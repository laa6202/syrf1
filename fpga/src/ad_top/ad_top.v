==> flow/design.v <==
module ad_filter(
ad_data_i,
ad_vld_i,
ad_data_o,
ad_vld_o,
cfg_ave,
clk_sys,
rst_n
);
input [15:0]	ad_data_i;
input					ad_vld_i;
output [15:0]	ad_data_o;
output				ad_vld_o;
input [7:0]	cfg_ave;
input	clk_sys;
input	rst_n;
wire[1:0] ave_mode =  cfg_ave[1:0];
reg [15:0]	ad_reg1,ad_reg2,ad_reg3,ad_reg4;
reg [15:0]	ad_reg5,ad_reg6,ad_reg7,ad_reg8;
reg [18:0]  ad_sum8;
reg [17:0]  ad_sum4;
reg [16:0]  ad_sum2;
always @ (posedge clk_sys or negedge rst_n)	begin
	if(~rst_n) begin
		ad_reg1 <= 16'h0;
		ad_reg2 <= 16'h0;	
		ad_reg3 <= 16'h0;
		ad_reg4 <= 16'h0;	
		ad_reg5 <= 16'h0;
		ad_reg6 <= 16'h0;	
		ad_reg7 <= 16'h0;
		ad_reg8 <= 16'h0;	
	end
	else if(ad_vld_i)	begin
		ad_reg1 <= ad_data_i;
		ad_reg2 <= ad_reg1;
		ad_reg3 <= ad_reg2;
		ad_reg4 <= ad_reg3;
		ad_reg5 <= ad_reg4;
		ad_reg6 <= ad_reg5;
		ad_reg7 <= ad_reg6;
		ad_reg8 <= ad_reg7;
	end
	else ;
end
always @ (posedge clk_sys or negedge rst_n)	begin
	if(~rst_n) begin
		ad_sum8 <= 19'h0;
		ad_sum4 <= 18'h0;
		ad_sum2 <= 17'h0;
	end
	else if(ad_vld_i)	begin
		ad_sum8 <= 	{3'h0,ad_reg1} + {3'h0,ad_reg2} 
							+	{3'h0,ad_reg3} + {3'h0,ad_reg4}
							+	{3'h0,ad_reg5} + {3'h0,ad_reg6}
							+	{3'h0,ad_reg7} + {3'h0,ad_reg8};
		ad_sum4 <=  {2'h0,ad_reg1} + {2'h0,ad_reg2} 
							+	{2'h0,ad_reg3} + {2'h0,ad_reg4};
		ad_sum2 <=  {1'h0,ad_reg1} + {1'h0,ad_reg2};
	end
	else ;
end
reg [15:0] 	ad_data_o;
reg					ad_vld_o;
always @ (posedge clk_sys or negedge rst_n)	begin
	if(~rst_n)
		ad_data_o <= 16'h0;
	else begin
		case(ave_mode)
			2'h0 : ad_data_o <= ad_data_i;
			2'h1 : ad_data_o <= ad_sum2[16:1];
			2'h2 : ad_data_o <= ad_sum4[17:2];
			2'h3 : ad_data_o <= ad_sum8[18:3];
			default : ad_data_o <= ad_data_i;
		endcase
	end
end
always @ (posedge clk_sys)
	ad_vld_o <= ad_vld_i;
endmodule
module ad_regs(
fx_waddr,
fx_wr,
fx_data,
fx_rd,
fx_raddr,
fx_q,
cfg_ave,
stu_data_s1,
stu_data_s2,
dev_id,
clk_sys,
rst_n
);
input 				fx_wr;
input [7:0]		fx_data;
input [21:0]	fx_waddr;
input [21:0]	fx_raddr;
input 				fx_rd;
output  [7:0]	fx_q;
output[7:0]	cfg_ave;
input [15:0]	stu_data_s1;
input [15:0]	stu_data_s2;
input [5:0] dev_id;
input clk_sys;
input rst_n;
wire dev_wsel = (fx_waddr[21:16]== dev_id) ? 1'b1 :1'b0;
wire dev_rsel = (fx_raddr[21:16]== dev_id) ? 1'b1 :1'b0;
wire now_wr = fx_wr & dev_wsel;
wire now_rd = fx_rd & dev_rsel;
reg [7:0] cfg_ave;
reg [7:0] cfg_dbg0;
reg [7:0] cfg_dbg1;
reg [7:0] cfg_dbg2;
reg [7:0] cfg_dbg3;
reg [7:0] cfg_dbg4;
reg [7:0] cfg_dbg5;
reg [7:0] cfg_dbg6;
reg [7:0] cfg_dbg7;
always @ (posedge clk_sys or negedge rst_n)	begin
	if(~rst_n)	begin
		cfg_ave <= 8'h1;
		cfg_dbg0 <= 8'h80;
		cfg_dbg1 <= 8'h81;
		cfg_dbg2 <= 8'h82;
		cfg_dbg3 <= 8'h83;
		cfg_dbg4 <= 8'h84;
		cfg_dbg5 <= 8'h85;
		cfg_dbg6 <= 8'h86;
		cfg_dbg7 <= 8'h87;
	end
	else if(now_wr) begin
		case(fx_waddr[15:0])
			16'h20 : cfg_ave <= fx_data; 
			16'h80 : cfg_dbg0 <= fx_data;
			16'h81 : cfg_dbg1 <= fx_data;
			16'h82 : cfg_dbg2 <= fx_data;
			16'h83 : cfg_dbg3 <= fx_data;
			16'h84 : cfg_dbg4 <= fx_data;
			16'h85 : cfg_dbg5 <= fx_data;
			16'h86 : cfg_dbg6 <= fx_data;
			16'h87 : cfg_dbg7 <= fx_data;
			default : ;
		endcase
	end
	else ;
end
reg [7:0] q0;
always @(posedge clk_sys or negedge rst_n)	begin
	if(~rst_n) begin
		q0 <= 8'h0;
	end
	else if(now_rd) begin
		case(fx_raddr[15:0])
			16'h0  : q0 <= dev_id;
			16'h10 : q0 <= stu_data_s1[7:0];
			16'h11 : q0 <= stu_data_s1[15:8];
			16'h12 : q0 <= stu_data_s2[7:0];
			16'h13 : q0 <= stu_data_s2[15:8];
			16'h20 : q0 <= cfg_ave;
			16'h80 : q0 <= cfg_dbg0;
			16'h81 : q0 <= cfg_dbg1;
			16'h82 : q0 <= cfg_dbg2;
			16'h83 : q0 <= cfg_dbg3;
			16'h84 : q0 <= cfg_dbg4;
			16'h85 : q0 <= cfg_dbg5;
			16'h86 : q0 <= cfg_dbg6;
			16'h87 : q0 <= cfg_dbg7;
			default : q0 <= 8'h55;
		endcase
	end
	else 
		q0 <= 8'h0;
end
wire [7:0] fx_q;
assign fx_q = q0;
endmodule
module ad_s2p(
cs_n,
sclk,
sdata,
ad_data,
ad_vld,
clk_sys,
rst_n
);
input cs_n;
input sclk;
input sdata;
output [15:0]	ad_data;
output 				ad_vld;
input clk_sys;
input rst_n;
reg csn_reg;
always @ (posedge clk_sys)
	csn_reg <= cs_n;
wire cs_rasing = (~csn_reg) & cs_n;
reg sclk_reg;
always @ (posedge clk_sys )
	sclk_reg <= sclk;
wire sclk_rasing = (~sclk_reg) & sclk;
reg [12:0] data;
always @ (posedge clk_sys or negedge rst_n)	begin
	if(~rst_n)
		data <= 13'h0;
	else if(cs_n == 1'b0)	begin	
		if(sclk_rasing)
			data <= {data[11:0],sdata};
		else ;
	end
	else 
		data <= 13'b0;
end
reg [15:0] ad_data;
reg					ad_vld;
always @ (posedge clk_sys or negedge rst_n)	begin	
	if(~rst_n)
		ad_data <= 16'h0;
	else if(cs_rasing)
		ad_data <= {data[11:0],4'h0};
	else ;
end
always @ (posedge clk_sys or negedge rst_n)	begin
	if(~rst_n)
		ad_vld <= 1'b0;
	else if(cs_rasing)
		ad_vld <= 1'b1;
	else 
		ad_vld <= 1'b0;
end
endmodule
module ad_top(
cs_n,
sclk,
sdata,
ad_data,
ad_vld,
fx_waddr,
fx_wr,
fx_data,
fx_rd,
fx_raddr,
fx_q,
dev_id,
clk_sys,
rst_n
);
output cs_n;
output sclk;
input  sdata;
output [15:0]	ad_data;
output 				ad_vld;
input 				fx_wr;
input [7:0]		fx_data;
input [21:0]	fx_waddr;
input [21:0]	fx_raddr;
input 				fx_rd;
output  [7:0]	fx_q;
input [5:0] dev_id;
input clk_sys;
input rst_n;
wire [7:0]	cfg_ave;
wire [15:0] ad_data_s1;
wire [15:0]	ad_data_s2;
ad_regs u_ad_regs( 
.fx_waddr(fx_waddr),
.fx_wr(fx_wr),
.fx_data(fx_data),
.fx_rd(fx_rd),
.fx_raddr(fx_raddr),
.fx_q(fx_q),
.cfg_ave(cfg_ave),
.stu_data_s1(ad_data_s1),
.stu_data_s2(ad_data_s2),
.dev_id(dev_id),
.clk_sys(clk_sys),
.rst_n(rst_n)
);
wire sclk;
wire pluse;
wire [3:0] step;
sclk_gen u_sclk_gen(
.sclk(sclk),
.pluse(pluse),
.step(step),
.clk_sys(clk_sys),
.rst_n(rst_n)
);
wire cs_n;
csn_gen u_csn_gen(
.cs_n(cs_n),
.pluse(pluse),
.step(step),
.clk_sys(clk_sys),
.rst_n(rst_n)
);
wire 				ad_vld_s1;
ad_s2p u_ad_s2p(
.cs_n(cs_n),
.sclk(sclk),
.sdata(sdata),
.ad_data(ad_data_s1),
.ad_vld(ad_vld_s1),
.clk_sys(clk_sys),
.rst_n(rst_n)
);
wire 				ad_vld_s2;
ad_filter u_ad_filter(
.ad_data_i(ad_data_s1),
.ad_vld_i(ad_vld_s1),
.ad_data_o(ad_data_s2),
.ad_vld_o(ad_vld_s2),
.cfg_ave(cfg_ave),
.clk_sys(clk_sys),
.rst_n(rst_n)
);
wire [15:0]	ad_data;
wire				ad_vld;
assign ad_data = ad_data_s2;
assign ad_vld = ad_vld_s2;
endmodule
module csn_gen(
cs_n,
pluse,
step,
clk_sys,
rst_n
);
output 	cs_n;
input		pluse;
input [3:0] step;
input		clk_sys;
input		rst_n;
wire cs_n;
assign cs_n = (step == 4'h0) ? 1'b1 :
							(step == 4'hf) ? 1'b1 : 1'b0;
endmodule
module sclk_gen(
sclk,
pluse,
step,
clk_sys,
rst_n
);
output sclk;
output pluse;
output [3:0] step;
input clk_sys;
input rst_n;
reg [7:0] cnt_cycle;
always @(posedge clk_sys or negedge rst_n)	begin
	if(~rst_n)
		cnt_cycle <= 8'h0;
	else if(cnt_cycle == (8'd4 - 8'h1))
		cnt_cycle <= 8'h0;
	else 
		cnt_cycle <= cnt_cycle + 8'h1;
end
reg sclk;
always @ (posedge clk_sys or negedge rst_n)	begin	
	if(~rst_n)
		sclk <= 1'h1;
	else if(cnt_cycle >= 8'd2)
		sclk <= 1'b1;
	else 
		sclk <= 1'h0;
end
wire pluse;
assign pluse = (cnt_cycle == 8'd2) ? 1'b1 : 1'b0;
reg [3:0] step;
always @ (posedge clk_sys or negedge rst_n)	begin
	if(~rst_n)
		step <= 4'h0;
	else if(pluse)
		step <= step + 4'h1;
	else 
		;
end
endmodule
# From RTL to reports: ad_top
# What the tools print for ad_top, step after step.
# Lines are those of the file above, counted from 1.
# Operators carry their Yosys type and port widths (W data, S select, Z words).
# Library cell names are shortened.
# Not given: -
# inputs
top_module	ad_top
clock	clk_sys
library	sky130hd
lib_corner	tt_025C_1v80

# Word-level counts
# Counts by Yosys on the flattened word-level netlist (proc, flatten, opt, wreduce; memories kept). Register bits leave out memories and registers merged into their read ports (data or address). Print and check cells are left out.
# bits
reg_bits	287
latchBits	0
mem_bits_rw	0
mem_bits_ro	0
clocked_rd_ports_x_width	0
mem_count	0
input_bits	63
out_inout_bits	27
wordCells	107
# op_classes
addsub	13
n_mul	0
div_mod_pow	0
compare	1
eq_ne	30
shifts	0
muxes	13
n_logic	6
n_reduce_logical	13
# ops
op	n
$eq A16 B8 Y1 const B	16
$add A19 B16 Y19	6
$pmux W8 S14	1
$eq A16 B5 Y1 const B	4
$pmux W16 S4	1
$add A16 B16 Y17	3
$add A18 B16 Y18	2
$eq A16 B6 Y1 const B	2
$mux W12	2
$reduce_and A2 Y1	9
$logic_not A16 Y1	1
$eq A8 B2 Y1 const B	2
$mux W8	2
$eq A6 B6 Y1	2
$add A8 B1 Y8 const B	1
$ge A8 B2 Y1 const B	1
$mux W1	7
$and A1 B1 Y1	4
$eq A2 B2 Y1 const B	2
$add A4 B1 Y4 const B	1
$eq A4 B4 Y1 const B	1
$logic_not A4 Y1	1
$not A1 Y1	2
$eq A2 B1 Y1 const B	1
$logic_not A2 Y1	1
$reduce_bool A2 Y1	1

# Depth
# Depth = most cells in a row (Yosys ltp): at word level without a register or memory, in the mapped netlist without a sequential cell, where the memories' decode and read muxes count.
# depth
ltp_word	7
ABC_AREA	1
mapped_depth	27
ltp_nobuf	27

# Netlist
# The flow's flattened synthesis, as Yosys stat reports it; memories are mapped. The netlist is that of the ABC_AREA named above (0 if unset); the other value can give another one.
# mapped
mapped_cells	1913
synth_area_um2	15666.3
seqArea_um2	6869.1
ffs	274
buf_cells	54
# types
type	n	area_total_um2
dfrtp_1	249	6.23E+03
nand2_1	593	2.23E+03
fa_1	72	1.44E+03
inv_1	272	1.02E+03
ha_1	47	588.064
dfstp_2	22	578.054
o21ai_0	104	520.499
nor2_1	135	506.736
nand3_1	99	495.475
o21ai_1	77	385.37
a21oi_1	30	150.144
clkbuf_1	32	120.115
a31oi_1	19	118.864
xor2_1	13	113.859
buf_6	9	101.347
nand2_4	9	101.347
xnor2_1	11	96.342
nor3_2	9	90.086
# Not listed: further types 31, cells in them 111.

# Path before layout
# Path of least setup slack by OpenSTA after synthesis, without wires, with an ideal clock, recovery checks aside; 20% of the period is set as input and as output delay. Where synthesis merged equal registers, the netlist keeps one of their names.
# synth_path
kind	register -> register
from	reg u_ad_filter.ad_reg2[4]
to	reg u_ad_filter.ad_sum8[18]
clock_period_ps	7500
setup_time_ps	118
t_first_pin_ps	0
arrival_time_ps	4962
required_ps	7382
slack_ps	2420
delay_ps	5080
driving_pins	23
n_path_buf	0
synth_period_reached_ps	5080
# "delay_ps" = arrival - input delay + setup time.
# "driving_pins": output pins that drive a net of the path, with the launching flip-flop's if there is one; two outputs of one cell count as two.
# "synth_period_reached_ps" = period - worst setup slack (recovery checks aside). The figure is calculated, with input and output delays left at 20% of the set period.
# Between the ends stands the longest chain of elaborated cells between them, by number of cells; it is not shown to be the way that was timed. Of several equally long chains one is given.
# A line is the first line of the expression or statement that the cell stems from. Yosys adds cells for indexed reads and writes and turns some case tables into memories.
# synth_via
cell_sequence	dfrtp_1 ha_1 fa_1 nand2_1 nand3_1 o21ai_1 o21bai_1 xnor2_1 inv_1 fa_1 inv_1 fa_1 fa_1 fa_1 inv_1 ha_1 nand2_1 a21oi_1 or2_2 a21oi_1 nand3b_1 nand3_1 nand2_1
elab_chain_len	7
cone_cells	7
cone_lines	1
cone_classes	7 x add/sub
# synth_rtl
element	line	source
start, declared	18	reg [15:0] ad_reg1,ad_reg2,ad_reg3,ad_reg4;
start, assigned	26	ad_reg2 <= 16'h0;
start, assigned	36	ad_reg2 <= ad_reg1;
$add A16 B16 Y17	53	ad_sum8 <= {3'h0,ad_reg1} + {3'h0,ad_reg2}
$add A19 B16 Y19 (6 in a row)	53
end, assigned	48	ad_sum8 <= 19'h0;
end, assigned	53
end, declared	20	reg [18:0]  ad_sum8;

# Worst path after layout
# Path of least setup slack in the final report of flow run 1 (OpenROAD, finished layout, wires in). Where an end is a register, its clock arrival counts in the times.
# The path's times are printed in steps of 10 ps; the period is the one set.
# layout_path
kind	register -> register
from	reg u_ad_filter.ad_reg2[6]
to	reg u_ad_filter.ad_sum8[14]
clock_period_ps	6410
setup_time_ps	150
t_first_pin_ps	510
arrival_time_ps	6080
required_ps	6770
slack_ps	690
driving_pins	23
n_path_buf	0
# Between the ends stands the longest chain of elaborated cells between them, by number of cells; it is not shown to be the way that was timed. Of several equally long chains one is given.
# layout_via
cell_sequence	dfrtp_1 ha_1 nand3_1 nand3_1 a21oi_1 o21ai_0 or2_2 nand2_1 inv_1 fa_1 inv_1 fa_1 fa_1 fa_1 inv_1 ha_1 inv_1 o21ai_0 or2_2 a21oi_1 nand2_1 nand3_1 o21ai_0
elab_chain_len	7
cone_cells	7
cone_lines	1
cone_classes	7 x add/sub
# layout_rtl
element	line	source
start, declared	18	reg [15:0] ad_reg1,ad_reg2,ad_reg3,ad_reg4;
start, assigned	26	ad_reg2 <= 16'h0;
start, assigned	36	ad_reg2 <= ad_reg1;
$add A16 B16 Y17	53	ad_sum8 <= {3'h0,ad_reg1} + {3'h0,ad_reg2}
$add A19 B16 Y19 (6 in a row)	53
end, assigned	48	ad_sum8 <= 19'h0;
end, assigned	53
end, declared	20	reg [18:0]  ad_sum8;

--- measured runs ---
Top module ad_top; platform sky130hd; tools Yosys and OpenROAD; 2 stored runs in no particular order. Input and output delays are each 20% of the period that was set; the output load is 0.01 pF.
By "achievedPeriod_ps" is meant the clock period of the run minus its worst setup slack. This is arithmetic on one report: input and output delays are still those of the set period (20% each).
"worst_path_ps" is the time allowed to the run's worst setup path (the clock period less input and output delay, where it has them) less its slack. Clock arrival times count: a late capture clock shortens it, a late launch clock lengthens it.
"power_total_uw" is the tool's figure for a default switching activity; nothing was simulated.
"worst_path_ps" is known to 10 ps.

Flow run 1, flow files:
==> flow/run.sh <==
#!/bin/bash
# the make line also repeats the synthesis and layout settings of config.mk as NAME=value (left out here)
make -C /OpenROAD-flow-scripts/flow DESIGN_CONFIG=/design/flow/config.mk WORK_HOME=/design/flow/orfs CLKGATE_MAP_FILE= finish
==> flow/config.mk <==
export PLATFORM = sky130hd
export DESIGN_NAME = ad_top
export DESIGN_NICKNAME = ad_top
export VERILOG_FILES = /design/flow/design.v
export SDC_FILE = /design/flow/constraint.sdc
export NUM_CORES = 4
export LEC_CHECK = 0
export ABC_AREA = 1
export CAP_MARGIN = 20
export CELL_PAD_IN_SITES_GLOBAL_PLACEMENT = 2
export CORE_ASPECT_RATIO = 0.79
export CORE_MARGIN = 10
export CORE_UTILIZATION = 46
export CTS_CLUSTER_DIAMETER = 60
export GPL_ROUTABILITY_DRIVEN = 0
export MIN_ROUTING_LAYER = met1
export PLACE_DENSITY = 0.5
export SLEW_MARGIN = 20
export TNS_END_PERCENT = 70
==> flow/constraint.sdc <==
create_clock -name core_clock -period 6.41 [get_ports {clk_sys}]
set_input_delay 1.2820 -clock core_clock [delete_from_list [all_inputs] [get_ports {clk_sys}]]
set_output_delay 1.2820 -clock core_clock [all_outputs]
set_load 0.01 [all_outputs]

==> results of flow run 1, as CSV <==
result,value
achievedPeriod_ps,5717
worst_setup_slack_ps,693
synthArea_um2,15666.3
power_total_uw,3795
final_stdcell_area_um2,18036.0
worst_path_ps,5720
worstPathKind,"register -> register"
final_hold_ws_ps,415
dieArea_um2,41890.7
final_util_frac,0.542
final_setup_tns_ps,0

Flow run 2, flow files:
==> flow/run.sh <==
#!/bin/bash
# the make line also repeats the synthesis and layout settings of config.mk as NAME=value (left out here)
make -C /OpenROAD-flow-scripts/flow DESIGN_CONFIG=/design/flow/config.mk WORK_HOME=/design/flow/orfs CLKGATE_MAP_FILE= finish
==> flow/config.mk <==
export PLATFORM = sky130hd
export DESIGN_NAME = ad_top
export DESIGN_NICKNAME = ad_top
export VERILOG_FILES = /design/flow/design.v
export SDC_FILE = /design/flow/constraint.sdc
export NUM_CORES = 4
export LEC_CHECK = 0
export CAP_MARGIN = 20
export CORE_MARGIN = 2
export CORE_UTILIZATION = 40
export SLEW_MARGIN = 20
==> flow/constraint.sdc <==
create_clock -name core_clock -period 5.33 [get_ports {clk_sys}]
set_input_delay 1.0660 -clock core_clock [delete_from_list [all_inputs] [get_ports {clk_sys}]]
set_output_delay 1.0660 -clock core_clock [all_outputs]
set_load 0.01 [all_outputs]

==> results of flow run 2, as CSV <==
result,value
achievedPeriod_ps,5281
worst_setup_slack_ps,49
synthArea_um2,15374.7
power_total_uw,4640
final_stdcell_area_um2,18815.5
worst_path_ps,5280
worstPathKind,"register -> register"
final_hold_ws_ps,427
dieArea_um2,40022.0
final_util_frac,0.498
final_setup_tns_ps,0
--- end ---
