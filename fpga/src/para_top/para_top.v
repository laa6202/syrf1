==> flow/design.v <==
module hit_main(
sm_data,
sm_vld,
cfg_th,
cfg_hdt,
cfg_ldt,
cfg_swt,
cfg_hwt,
stu_now_hit,
stu_now_lock,
stu_hit_id,
force_end,
clk_sys,
rst_n
);
input [15:0]	sm_data;
input					sm_vld;
input [15:0]	cfg_th;		 
input [31:0]	cfg_hdt;	 
input [31:0]	cfg_ldt;	 
input [15:0]	cfg_swt;	 
input [15:0]	cfg_hwt;	 
output stu_now_hit;
output stu_now_lock;
output [15:0] stu_hit_id;
output force_end;
input clk_sys;
input rst_n;
parameter S_IDLE = 3'h0;
parameter S_UP   = 3'h1;
parameter S_DOWN = 3'h2;
parameter S_LOCK = 3'h3;
parameter S_FORCE = 3'h6;
parameter S_DONE = 3'h7;
reg [2:0] st_hit;
reg hit_up;
wire finish_hdt;
wire finish_ldt;
wire force_end ;
always @ (posedge clk_sys or negedge rst_n)	begin
	if(~rst_n)
		st_hit <= S_IDLE;
	else begin
		case(st_hit)
			S_IDLE : st_hit <= hit_up ? S_UP : S_IDLE;
			S_UP	 : st_hit <= force_end ? S_FORCE :
												 hit_up ? S_UP : S_DOWN;
			S_DOWN : st_hit <= force_end ? S_FORCE :
												 hit_up ? S_UP : 
												 finish_hdt ? S_LOCK : S_DOWN;
			S_LOCK : st_hit <= finish_ldt ? S_DONE : S_LOCK;
			S_FORCE: st_hit <= S_IDLE;
			S_DONE : st_hit <= S_IDLE;
			default : st_hit <= S_IDLE;
		endcase
	end
end
always @ (posedge clk_sys or negedge rst_n) begin
	if(~rst_n)
		hit_up <= 1'b0;
	else if(sm_vld)
		hit_up <= (sm_data >= cfg_th);
	else ;
end
reg [31:0] cnt_hit;
reg [31:0] cnt_lock;
always @ (posedge clk_sys or negedge rst_n)	begin
	if(~rst_n)
		cnt_hit <= 32'h0;
	else if(st_hit == S_DOWN)
		cnt_hit <= cnt_hit + 32'h1;
	else 
		cnt_hit <= 32'h0;
end
always @ (posedge clk_sys or negedge rst_n)	begin
	if(~rst_n)
		cnt_lock <= 32'h0;
	else if(st_hit == S_LOCK)
		cnt_lock <= cnt_lock + 32'h1;
	else 
		cnt_lock <= 32'h0;
end
assign finish_hdt = (cnt_hit >= cfg_hdt) ? 1'b1 : 1'b0;
assign finish_ldt = (cnt_lock >= cfg_ldt) ? 1'b1 : 1'b0;
reg [7:0]	cnt_sm_sat;
always @ (posedge clk_sys or negedge rst_n)	begin
	if(~rst_n)
		cnt_sm_sat <= 8'h0;
	else if(sm_vld)	begin
		if (sm_data >= 16'hfff0) begin
			if(cnt_sm_sat == 8'hff)
				cnt_sm_sat <= 8'hff;
			else 
				cnt_sm_sat <= cnt_sm_sat+8'h1;
		end
		else 
			cnt_sm_sat <= 16'h0;
	end
	else;
end
wire force_end1;
assign force_end1 = (cnt_sm_sat >= cfg_swt) ? 1'b1 : 1'b0;
wire stu_now_hit;
wire stu_now_lock;
assign stu_now_hit = (st_hit == S_UP) | (st_hit == S_DOWN);
assign stu_now_lock = (st_hit == S_LOCK);
reg [15:0] stu_hit_id;
always @ (posedge clk_sys or negedge rst_n)	begin
	if(~rst_n)
		stu_hit_id <= 16'h0;
	else if(st_hit == S_DONE)
		stu_hit_id <= stu_hit_id + 16'h1;
	else ;
end
reg [15:0] cnt_up;
always @(posedge clk_sys or negedge rst_n)	begin
	if(~rst_n)
		cnt_up <= 16'h0;
	else if(sm_vld)
		cnt_up <= (sm_data >= cfg_th) ? (cnt_up + 16'h1) : 16'h0;
	else ;
end
wire force_end2;
assign force_end2 = (cnt_up >= cfg_hwt) ? 1'b1 :1'b0;
assign force_end = force_end1 | force_end2;
endmodule
module hit_ring(
sm_data,
sm_vld,
cfg_th,
stu_now_hit,
stu_now_lock,
stu_ring,
force_end,
ph_ring,
ph_vld,
clk_sys,
rst_n
);
input [15:0]	sm_data;
input					sm_vld;
input [15:0]	cfg_th;
input stu_now_hit;
input stu_now_lock;
output [15:0] stu_ring;
input	force_end;
output [15:0]	ph_ring;
output 				ph_vld;
input clk_sys;
input rst_n;
wire now_hit ;
wire now_lock ;
wire now_hit_rasing ;
wire now_hit_falling ;
assign now_hit = stu_now_hit;
assign now_lock = stu_now_lock;
reg now_hit_reg;
always @ (posedge clk_sys)
	now_hit_reg <= now_hit;
assign  now_hit_rasing = (~now_hit_reg ) & now_hit;
assign  now_hit_falling = (~now_hit) & now_hit_reg;
reg [15:0] sm_data_reg;
always @ (posedge clk_sys)
	sm_data_reg <= sm_data;
wire ring_vld ; 
assign ring_vld = (sm_data_reg < cfg_th) & (sm_data >= cfg_th);
reg [15:0] cnt_ring;
always @ (posedge clk_sys or negedge rst_n)	begin
	if(~rst_n)
		cnt_ring <= 16'h0;
	else if(force_end)
		cnt_ring <= 16'h0;
	else if(now_hit_rasing)
		cnt_ring <= 16'h1;
	else if(now_hit)
		cnt_ring <= ring_vld ? (cnt_ring + 16'h1) : cnt_ring;
	else if(now_lock)
		cnt_ring <= cnt_ring;
	else 
		cnt_ring <= 16'h0;
end
reg [15:0] stu_ring;
always @(posedge clk_sys or negedge rst_n)	begin
	if(~rst_n)
		stu_ring <= 16'h0;
	else if(now_hit_falling)
		stu_ring <= cnt_ring;
	else ;
end
wire [15:0]	ph_ring;
reg 				ph_vld;
assign ph_ring = stu_ring;
always @ (posedge clk_sys)
	ph_vld <= (~force_end) & now_hit_falling;
endmodule
module para_hit(
sm_data,
sm_vld,
cfg_th,
cfg_hdt,
cfg_ldt,
cfg_swt,
cfg_hwt,
stu_now_hit,
stu_now_lock,
stu_hit_id,
stu_ring,
ph_ring,
ph_vld,
clk_sys,
rst_n
);
input [15:0]	sm_data;
input					sm_vld;
input [15:0]	cfg_th;
input [31:0]	cfg_hdt;
input [31:0]	cfg_ldt;
input [15:0]	cfg_swt;	
input [15:0]	cfg_hwt;	
output stu_now_hit;
output stu_now_lock;
output [15:0] stu_hit_id;
output [15:0] stu_ring;
output [15:0]	ph_ring;
output 				ph_vld;
input clk_sys;
input rst_n;
wire force_end;
hit_main u_hit_main(
.sm_data(sm_data),
.sm_vld(sm_vld),
.cfg_th(cfg_th),
.cfg_hdt(cfg_hdt),
.cfg_ldt(cfg_ldt),
.cfg_swt(cfg_swt),
.cfg_hwt(cfg_hwt),
.stu_now_hit(stu_now_hit),
.stu_now_lock(stu_now_lock),
.stu_hit_id(stu_hit_id),
.force_end(force_end),
.clk_sys(clk_sys),
.rst_n(rst_n)
);
hit_ring u_hit_ring(
.sm_data(sm_data),
.sm_vld(sm_vld),
.cfg_th(cfg_th),
.stu_now_hit(stu_now_hit),
.stu_now_lock(stu_now_lock),
.stu_ring(stu_ring),
.force_end(force_end),
.ph_ring(ph_ring),
.ph_vld(ph_vld),
.clk_sys(clk_sys),
.rst_n(rst_n)
);
endmodule
module para_regs(
fx_waddr,
fx_wr,
fx_data,
fx_rd,
fx_raddr,
fx_q,
sta_para_ave,
cfg_th,
cfg_hdt,
cfg_ldt,
cfg_swt,
cfg_hwt,
stu_hit_id,
stu_ring,
dev_id,
clk_sys,
rst_n
);
input 				fx_wr;
input [7:0]		fx_data;
input [21:0]	fx_waddr;
input [21:0]	fx_raddr;
input 				fx_rd;
output  [7:0]	fx_q;
input [15:0] sta_para_ave;
output [15:0] cfg_th;
output [31:0] cfg_hdt;
output [31:0] cfg_ldt;
output [15:0]	cfg_swt;
output [15:0]	cfg_hwt;
input [15:0] stu_hit_id;
input [15:0] stu_ring;
input [5:0] dev_id;
input clk_sys;
input rst_n;
wire dev_wsel = (fx_waddr[21:16]== dev_id) ? 1'b1 :1'b0;
wire dev_rsel = (fx_raddr[21:16]== dev_id) ? 1'b1 :1'b0;
wire now_wr = fx_wr & dev_wsel;
wire now_rd = fx_rd & dev_rsel;
reg [15:0] 	cfg_th;
reg [31:0]	cfg_hdt;
reg [31:0]	cfg_ldt;
reg [15:0]	cfg_swt;
reg [15:0]	cfg_hwt;
reg [7:0] cfg_dbg0;
reg [7:0] cfg_dbg1;
reg [7:0] cfg_dbg2;
reg [7:0] cfg_dbg3;
reg [7:0] cfg_dbg4;
reg [7:0] cfg_dbg5;
reg [7:0] cfg_dbg6;
reg [7:0] cfg_dbg7;
always @ (posedge clk_sys or negedge rst_n)	begin
	if(~rst_n)	begin
		cfg_th	 <= 16'h7800;
		cfg_hdt  <= 32'd1_000_00;
		cfg_ldt  <= 32'd500_000_00;
		cfg_swt  <= 16'h4;
		cfg_hwt  <= 16'h14;
		cfg_dbg0 <= 8'h80;
		cfg_dbg1 <= 8'h81;
		cfg_dbg2 <= 8'h82;
		cfg_dbg3 <= 8'h83;
		cfg_dbg4 <= 8'h84;
		cfg_dbg5 <= 8'h85;
		cfg_dbg6 <= 8'h86;
		cfg_dbg7 <= 8'h87;
	end
	else if(now_wr) begin
		case(fx_waddr[15:0])
			16'h20 : cfg_th[7:0]  <= fx_data;
			16'h21 : cfg_th[15:8] <= fx_data;
			16'h24 : cfg_hdt[7:0]   <= fx_data;
			16'h25 : cfg_hdt[15:8]  <= fx_data;
			16'h26 : cfg_hdt[23:16] <= fx_data;
			16'h27 : cfg_hdt[31:24] <= fx_data;
			16'h28 : cfg_ldt[7:0]   <= fx_data;
			16'h29 : cfg_ldt[15:8]  <= fx_data;
			16'h2a : cfg_ldt[23:16] <= fx_data;
			16'h2b : cfg_ldt[31:24] <= fx_data;
			16'h2c : cfg_swt[7:0]   <= fx_data;
			16'h2d : cfg_swt[15:8]  <= fx_data;
			16'h2e : cfg_hwt[7:0]   <= fx_data;
			16'h2f : cfg_hwt[15:8]   <= fx_data;
			16'h80 : cfg_dbg0 <= fx_data;
			16'h81 : cfg_dbg1 <= fx_data;
			16'h82 : cfg_dbg2 <= fx_data;
			16'h83 : cfg_dbg3 <= fx_data;
			16'h84 : cfg_dbg4 <= fx_data;
			16'h85 : cfg_dbg5 <= fx_data;
			16'h86 : cfg_dbg6 <= fx_data;
			16'h87 : cfg_dbg7 <= fx_data;
			default : ;
		endcase
	end
	else ;
end
reg [7:0] q0;
always @(posedge clk_sys or negedge rst_n)	begin
	if(~rst_n) begin
		q0 <= 8'h0;
	end
	else if(now_rd) begin
		case(fx_raddr[15:0])
			16'h0  : q0 <= {2'h0,dev_id};
			16'h20 : q0 <= cfg_th[7:0];
			16'h21 : q0 <= cfg_th[15:8];
			16'h24 : q0 <= cfg_hdt[7:0];
			16'h25 : q0 <= cfg_hdt[15:8];
			16'h26 : q0 <= cfg_hdt[23:16];
			16'h27 : q0 <= cfg_hdt[31:24];
			16'h28 : q0 <= cfg_ldt[7:0];
			16'h29 : q0 <= cfg_ldt[15:8];	
			16'h2a : q0 <= cfg_ldt[23:16];
			16'h2b : q0 <= cfg_ldt[31:24];	
			16'h2c : q0 <= cfg_swt[7:0];
			16'h2d : q0 <= cfg_swt[15:8];
			16'h2e : q0 <= cfg_hwt[7:0];
			16'h2f : q0 <= cfg_hwt[15:8];
			16'h30 : q0 <= stu_hit_id[7:0];
			16'h31 : q0 <= stu_hit_id[15:8];
			16'h32 : q0 <= stu_ring[7:0];
			16'h33 : q0 <= stu_ring[15:8];
			16'h50 : q0 <= sta_para_ave[7:0];
			16'h51 : q0 <= sta_para_ave[15:8];
			16'h80 : q0 <= cfg_dbg0;
			16'h81 : q0 <= cfg_dbg1;
			16'h82 : q0 <= cfg_dbg2;
			16'h83 : q0 <= cfg_dbg3;
			16'h84 : q0 <= cfg_dbg4;
			16'h85 : q0 <= cfg_dbg5;
			16'h86 : q0 <= cfg_dbg6;
			16'h87 : q0 <= cfg_dbg7;
			default : q0 <= 8'h0;
		endcase
	end
	else 
		q0 <= 8'h0;
end
wire [7:0] fx_q;
assign fx_q = q0;
endmodule
module para_time(
sm_data,
sm_vld,
sta_para_ave,
clk_sys,
rst_n
);
input [15:0]	sm_data;
input					sm_vld;
output [15:0]	sta_para_ave;
input clk_sys;
input rst_n;
reg [15:0] cnt_vld;
wire finish_period = (cnt_vld == 16'hFFFF) & sm_vld;
always @ (posedge clk_sys or negedge rst_n)	begin
	if(~rst_n)
		cnt_vld <= 16'h0;
	else if(sm_vld)
		if(finish_period)
			cnt_vld <= 16'h0;
		else
			cnt_vld <= cnt_vld + 16'h1;
	else ;
end
reg [31:0] sum_temp;
wire [31:0] a = {{16{sm_data[15]}},sm_data};
always @ (posedge clk_sys or negedge rst_n)	begin
	if(~rst_n)
		sum_temp <= 32'h0;
	else if(finish_period)
		sum_temp <= 32'h0;
	else if(sm_vld)
		sum_temp <= sum_temp + a;
	else; 
end
reg [31:0] sum_data;
always @(posedge clk_sys or negedge rst_n)	begin
	if(~rst_n)
		sum_data <= 32'h0;
	else if(finish_period)
		sum_data <= sum_temp + a;
	else ;
end
wire [15:0] sta_para_ave;
assign	sta_para_ave = sum_data[31:16];
endmodule
module para_top(
sm_data,
sm_vld,
ph_ring,
ph_vld,
fx_waddr,
fx_wr,
fx_data,
fx_rd,
fx_raddr,
fx_q,
dev_id,
clk_sys,
rst_n
);
input [15:0]	sm_data;
input					sm_vld;
output [15:0]	ph_ring;
output 				ph_vld;
input 				fx_wr;
input [7:0]		fx_data;
input [21:0]	fx_waddr;
input [21:0]	fx_raddr;
input 				fx_rd;
output  [7:0]	fx_q;
input [5:0] dev_id;
input clk_sys;
input rst_n;
wire [15:0]	cfg_th;
wire [31:0]	cfg_hdt;
wire [31:0]	cfg_ldt;
wire [15:0] cfg_swt;
wire [15:0] cfg_hwt;
wire [15:0]	stu_hit_id;
wire [15:0] stu_ring;
wire [15:0] sta_para_ave;
para_regs u_para_regs( 
.fx_waddr(fx_waddr),
.fx_wr(fx_wr),
.fx_data(fx_data),
.fx_rd(fx_rd),
.fx_raddr(fx_raddr),
.fx_q(fx_q),
.sta_para_ave(sta_para_ave),
.cfg_th(cfg_th),
.cfg_hdt(cfg_hdt),
.cfg_ldt(cfg_ldt),
.cfg_swt(cfg_swt),
.cfg_hwt(cfg_hwt),
.stu_hit_id(stu_hit_id),
.stu_ring(stu_ring),
.dev_id(dev_id),
.clk_sys(clk_sys),
.rst_n(rst_n)
);
para_time u_para_time(
.sm_data(sm_data),
.sm_vld(sm_vld),
.sta_para_ave(sta_para_ave),
.clk_sys(clk_sys),
.rst_n(rst_n)
);
para_hit u_para_hit(
.sm_data(sm_data),
.sm_vld(sm_vld),
.cfg_th(cfg_th),
.cfg_hdt(cfg_hdt),
.cfg_ldt(cfg_ldt),
.cfg_swt(cfg_swt),
.cfg_hwt(cfg_hwt),
.stu_now_hit(),
.stu_now_lock(),
.stu_hit_id(stu_hit_id),
.stu_ring(stu_ring),
.ph_ring(ph_ring),
.ph_vld(ph_vld),
.clk_sys(clk_sys),
.rst_n(rst_n)
);
endmodule
# From RTL to reports: para_top

What the tools print for para_top, step after step.
Lines are those of the file above, counted from 1.
Operators: Yosys type, input widths -> output width; for muxes data width and select width s.
Library cell names are shortened.
The mark n/a stands for no value.

Top module: para_top
Clock input: clk_sys
Cell library: sky130hd
Library corner: tt_025C_1v80

# Word level

Source: Yosys, flattened and elaborated, memories not mapped. Widths are those after wreduce. Registers that Yosys merges into a memory's read port (data or address) are not register bits. Print and check cells do not count. Equal cells are merged and count once.

Bits in registers: 422
Elaborated cells: 180

Add/sub/neg operators: 8
Magnitude comparators: 7
Equal/unequal tests: 60
Muxes and demuxes: 29
Bitwise logic cells: 12
Reductions and logical operators: 26

Operators by type and width:

| kind                  | number |
| $eq 16x6->1 const B   | 32 |
| $eq 16x8->1 const B   | 16 |
| $pmux 8 s29           | 1 |
| $mux 32               | 4 |
| $mux 16               | 7 |
| $add 16x1->16 const B | 4 |
| $add 32x1->32 const B | 2 |
| $ge 32x32->1          | 2 |
| $reduce_and 2->1      | 23 |
| $ge 16x16->1          | 2 |
| $eq 16x7->1 const B   | 2 |
| $add 32x32->32        | 1 |
| $mux 8                | 3 |
| $lt 16x16->1          | 1 |
| $ge 16x16->1 const B  | 1 |
| $eq 16x16->1 const B  | 1 |
| $logic_not 16->1      | 1 |
| $ge 8x16->1           | 1 |
| $eq 6x6->1            | 2 |
| $pmux 3 s4            | 1 |
| $mux 3                | 3 |
| $add 8x1->8 const B   | 1 |
| $eq 8x8->1 const B    | 1 |
| $mux 1                | 8 |
| $and 1x1->1           | 7 |
| $eq 3x2->1 const B    | 2 |
| $ne 4x3->1 const B    | 1 |
| $ne 4x4->1 const B    | 1 |

Not listed: further kinds 7, cells in them 11.

# Longest topological paths

Depth = most cells in a row (Yosys ltp): at word level without a register or memory, in the mapped netlist without a sequential cell, where the memories' decode and read muxes count.

Word-level depth: 6
ABC_AREA: 0
Depth in mapped cells: 12

# Netlist

Source: synth_stat.txt of the flow (Yosys; design flattened, memories mapped). It holds for the ABC_AREA given above (unset counts as 0); a run with the other value may have another netlist.

Cells in the netlist: 2200
Chip area (Yosys): 0.0228882 mm2
Sequential area: 0.0102023 mm2
Flip-flops: 409
Buffer cells: 70

Cells by type:

| cell     | number |
| dfrtp_1  | 345 |
| mux2_2   | 197 |
| ha_1     | 157 |
| dfstp_2  | 46 |
| xnor2_1  | 78 |
| o21ai_0  | 121 |
| inv_1    | 159 |
| nand2_1  | 142 |
| nand3_1  | 92 |
| xor2_1   | 47 |
| a21oi_1  | 76 |
| a21o_1   | 49 |
| and2_1   | 58 |
| dfxtp_1  | 18 |
| nor2_1   | 94 |
| and3_1   | 44 |
| nand4_1  | 38 |
| clkbuf_1 | 60 |

Not listed: further types 58, cells in them 379.
The figures by module come from a second, unflattened synthesis with its own total; it is not the netlist above.

Cells (unflattened synthesis): 2299
Area total of the unflattened synthesis: 0.0240518 mm2

Rows give one instance, submodules left out.

Modules:

| module    | times used | cells | area (mm2) | sequential area (mm2) |
| para_regs | 1          | 715   | 0.0093427  | 0.0046607 |
| hit_main  | 1          | 887   | 0.0078263  | 0.0027789 |
| para_time | 1          | 432   | 0.004129   | 0.0016015 |
| hit_ring  | 1          | 265   | 0.0027539  | 0.0011611 |
| para_hit  | 1          | 0     | 0          | 0 |
| para_top  | 1          | 0     | 0          | 0 |

# Timing after synthesis

Path of least setup slack by OpenSTA after synthesis, without wires, with an ideal clock, recovery checks aside; 20% of the period is set as input and as output delay. Where synthesis merged equal registers, the netlist keeps one of their names.

Path kind: in2reg
Start: in sm_data[1]
End: reg u_para_time.sum_data[21]
Period: 3.98 ns
Setup time: 0.125 ns
Launch time at the first pin: 0.796 ns
Arrival time: 3.076 ns
Required time: 3.855 ns
Slack: 0.779 ns
Delay of the path: 2.405 ns
Stages: 10
Synthesis period reached: 3.201 ns

"delay of the path" is the arrival time less input delay plus setup time.
"stages" counts driving pins, that of a launching flip-flop among them; a cell with two outputs on the path counts twice.
"synthesis period reached" = period - worst setup slack (recovery checks aside). The figure is calculated, with input and output delays left at 20% of the set period.
The rows between start and end are the longest chain of elaborated cells between them; the timing report does not say that the signal goes this way. Where chains are equally long, one stands for them.
A line is the first line of the expression or statement that the cell stems from. Yosys adds cells for indexed reads and writes and turns some case tables into memories.

Cells stage by stage: ha_1 > a211oi_2 > nor4_2 > a2111oi_4 > a31oi_4 > o21a_1 > o21a_1 > or2_1 > xor2_1 > mux2_2
Length of the longest elaborated chain: 1

RTL lines, path post-synthesis:

| element         | line | source |
| start, declared | 462  | `input [15:0] sm_data;` |
| $add 32x32->32  | 441  | `sum_data <= sum_temp + a;` |
| end, assigned   | 439  | `sum_data <= 32'h0;` |
| end, assigned   | 441  |  |
| end, declared   | 436  | `reg [31:0] sum_data;` |

# Worst path after layout

From the final timing report of record 1: the path of least setup slack in the routed layout; clock arrival at registers is part of the times.

Path kind: in2reg
Start: in sm_data[1]
End: reg u_para_time.sum_data[25]
Period: 3.71 ns
Setup time: 0.13 ns
Launch time at the first pin: 0.74 ns
Arrival time: 3.71 ns
Required time: 4.17 ns
Slack: 0.45 ns
Stages: 11

The rows between start and end are the longest chain of elaborated cells between them; the timing report does not say that the signal goes this way. Where chains are equally long, one stands for them.

Cells stage by stage: clkdlybuf4s50_1 > ha_1 > a211oi_2 > nor4_2 > a2111oi_4 > a31oi_4 > o21a_1 > o21a_1 > o31ai_1 > xor2_1 > o21ai_0
Length of the longest elaborated chain: 1

RTL lines, path post-layout:

| element         | line | source |
| start, declared | 462  | `input [15:0] sm_data;` |
| $add 32x32->32  | 441  | `sum_data <= sum_temp + a;` |
| end, assigned   | 439  | `sum_data <= 32'h0;` |
| end, assigned   | 441  |  |
| end, declared   | 436  | `reg [31:0] sum_data;` |

## Implementation results

Top module para_top; platform sky130hd; tools Yosys and OpenROAD; 2 stored runs in no particular order. Input and output delays are each 20% of the period that was set; the output load is 0.01 pF.
"achieved period" = clock period - worst setup slack. The figure is calculated, with input and output delays left at 20% of the set period.
"time on the worst setup path" is the time allowed to the run's worst setup path (the clock period less input and output delay, where it has them) less its slack. Clock arrival times count: a late capture clock shortens it, a late launch clock lengthens it.
"total power of the final layout" is the tool's figure for a default switching activity; nothing was simulated.

## Record 1

==> flow/run.sh <==
#!/bin/bash
# the make line also repeats the synthesis and layout settings of config.mk as NAME=value (left out here)
make -C /OpenROAD-flow-scripts/flow DESIGN_CONFIG=/design/flow/config.mk WORK_HOME=/design/flow/orfs CLKGATE_MAP_FILE= finish
==> flow/config.mk <==
export PLATFORM = sky130hd
export DESIGN_NAME = para_top
export DESIGN_NICKNAME = para_top
export VERILOG_FILES = /design/flow/design.v
export SDC_FILE = /design/flow/constraint.sdc
export NUM_CORES = 4
export LEC_CHECK = 0
export ABC_AREA = 0
export CAP_MARGIN = 20
export CELL_PAD_IN_SITES_DETAIL_PLACEMENT = 0
export CELL_PAD_IN_SITES_GLOBAL_PLACEMENT = 2
export CORE_ASPECT_RATIO = 1.32
export CORE_MARGIN = 2
export CORE_UTILIZATION = 51
export GPL_ROUTABILITY_DRIVEN = 1
export MAX_ROUTING_LAYER = met5
export PLACE_DENSITY = 0.84
export SETUP_SLACK_MARGIN = -0.22
export SLEW_MARGIN = 20
==> flow/constraint.sdc <==
create_clock -name core_clock -period 3.71 [get_ports {clk_sys}]
set_input_delay 0.7420 -clock core_clock [delete_from_list [all_inputs] [get_ports {clk_sys}]]
set_output_delay 0.7420 -clock core_clock [all_outputs]
set_load 0.01 [all_outputs]

| result of record 1 | value |
|---|---|
| chip area in the Yosys report | 0.0228882 mm2 |
| total die area | 0.0466058 mm2 |
| standard-cell area after routing | 0.0272249 mm2 |
| utilization of the finished layout | 61.1% |
| setup slack of the worst path | 0.453 ns |
| total negative slack on setup checks | 0.000 ns |
| total power of the final layout | 12.194 mW |
| achieved period | 3.257 ns |
| time on the worst setup path | 2.52 ns |
| worst setup path kind | in2reg |

## Record 2

==> flow/run.sh <==
#!/bin/bash
# the make line also repeats the synthesis and layout settings of config.mk as NAME=value (left out here)
make -C /OpenROAD-flow-scripts/flow DESIGN_CONFIG=/design/flow/config.mk WORK_HOME=/design/flow/orfs CLKGATE_MAP_FILE= finish
==> flow/config.mk <==
export PLATFORM = sky130hd
export DESIGN_NAME = para_top
export DESIGN_NICKNAME = para_top
export VERILOG_FILES = /design/flow/design.v
export SDC_FILE = /design/flow/constraint.sdc
export NUM_CORES = 4
export LEC_CHECK = 0
export CAP_MARGIN = 20
export CORE_MARGIN = 2
export CORE_UTILIZATION = 61
export SLEW_MARGIN = 20
==> flow/constraint.sdc <==
create_clock -name core_clock -period 3.48 [get_ports {clk_sys}]
set_input_delay 0.6960 -clock core_clock [delete_from_list [all_inputs] [get_ports {clk_sys}]]
set_output_delay 0.6960 -clock core_clock [all_outputs]
set_load 0.01 [all_outputs]

| result of record 2 | value |
|---|---|
| chip area in the Yosys report | 0.0228882 mm2 |
| total die area | 0.0390873 mm2 |
| standard-cell area after routing | 0.0275014 mm2 |
| utilization of the finished layout | 74.8% |
| setup slack of the worst path | 0.254 ns |
| total negative slack on setup checks | 0.000 ns |
| total power of the final layout | 13.380 mW |
| achieved period | 3.226 ns |
| time on the worst setup path | 2.53 ns |
| worst setup path kind | in2reg |
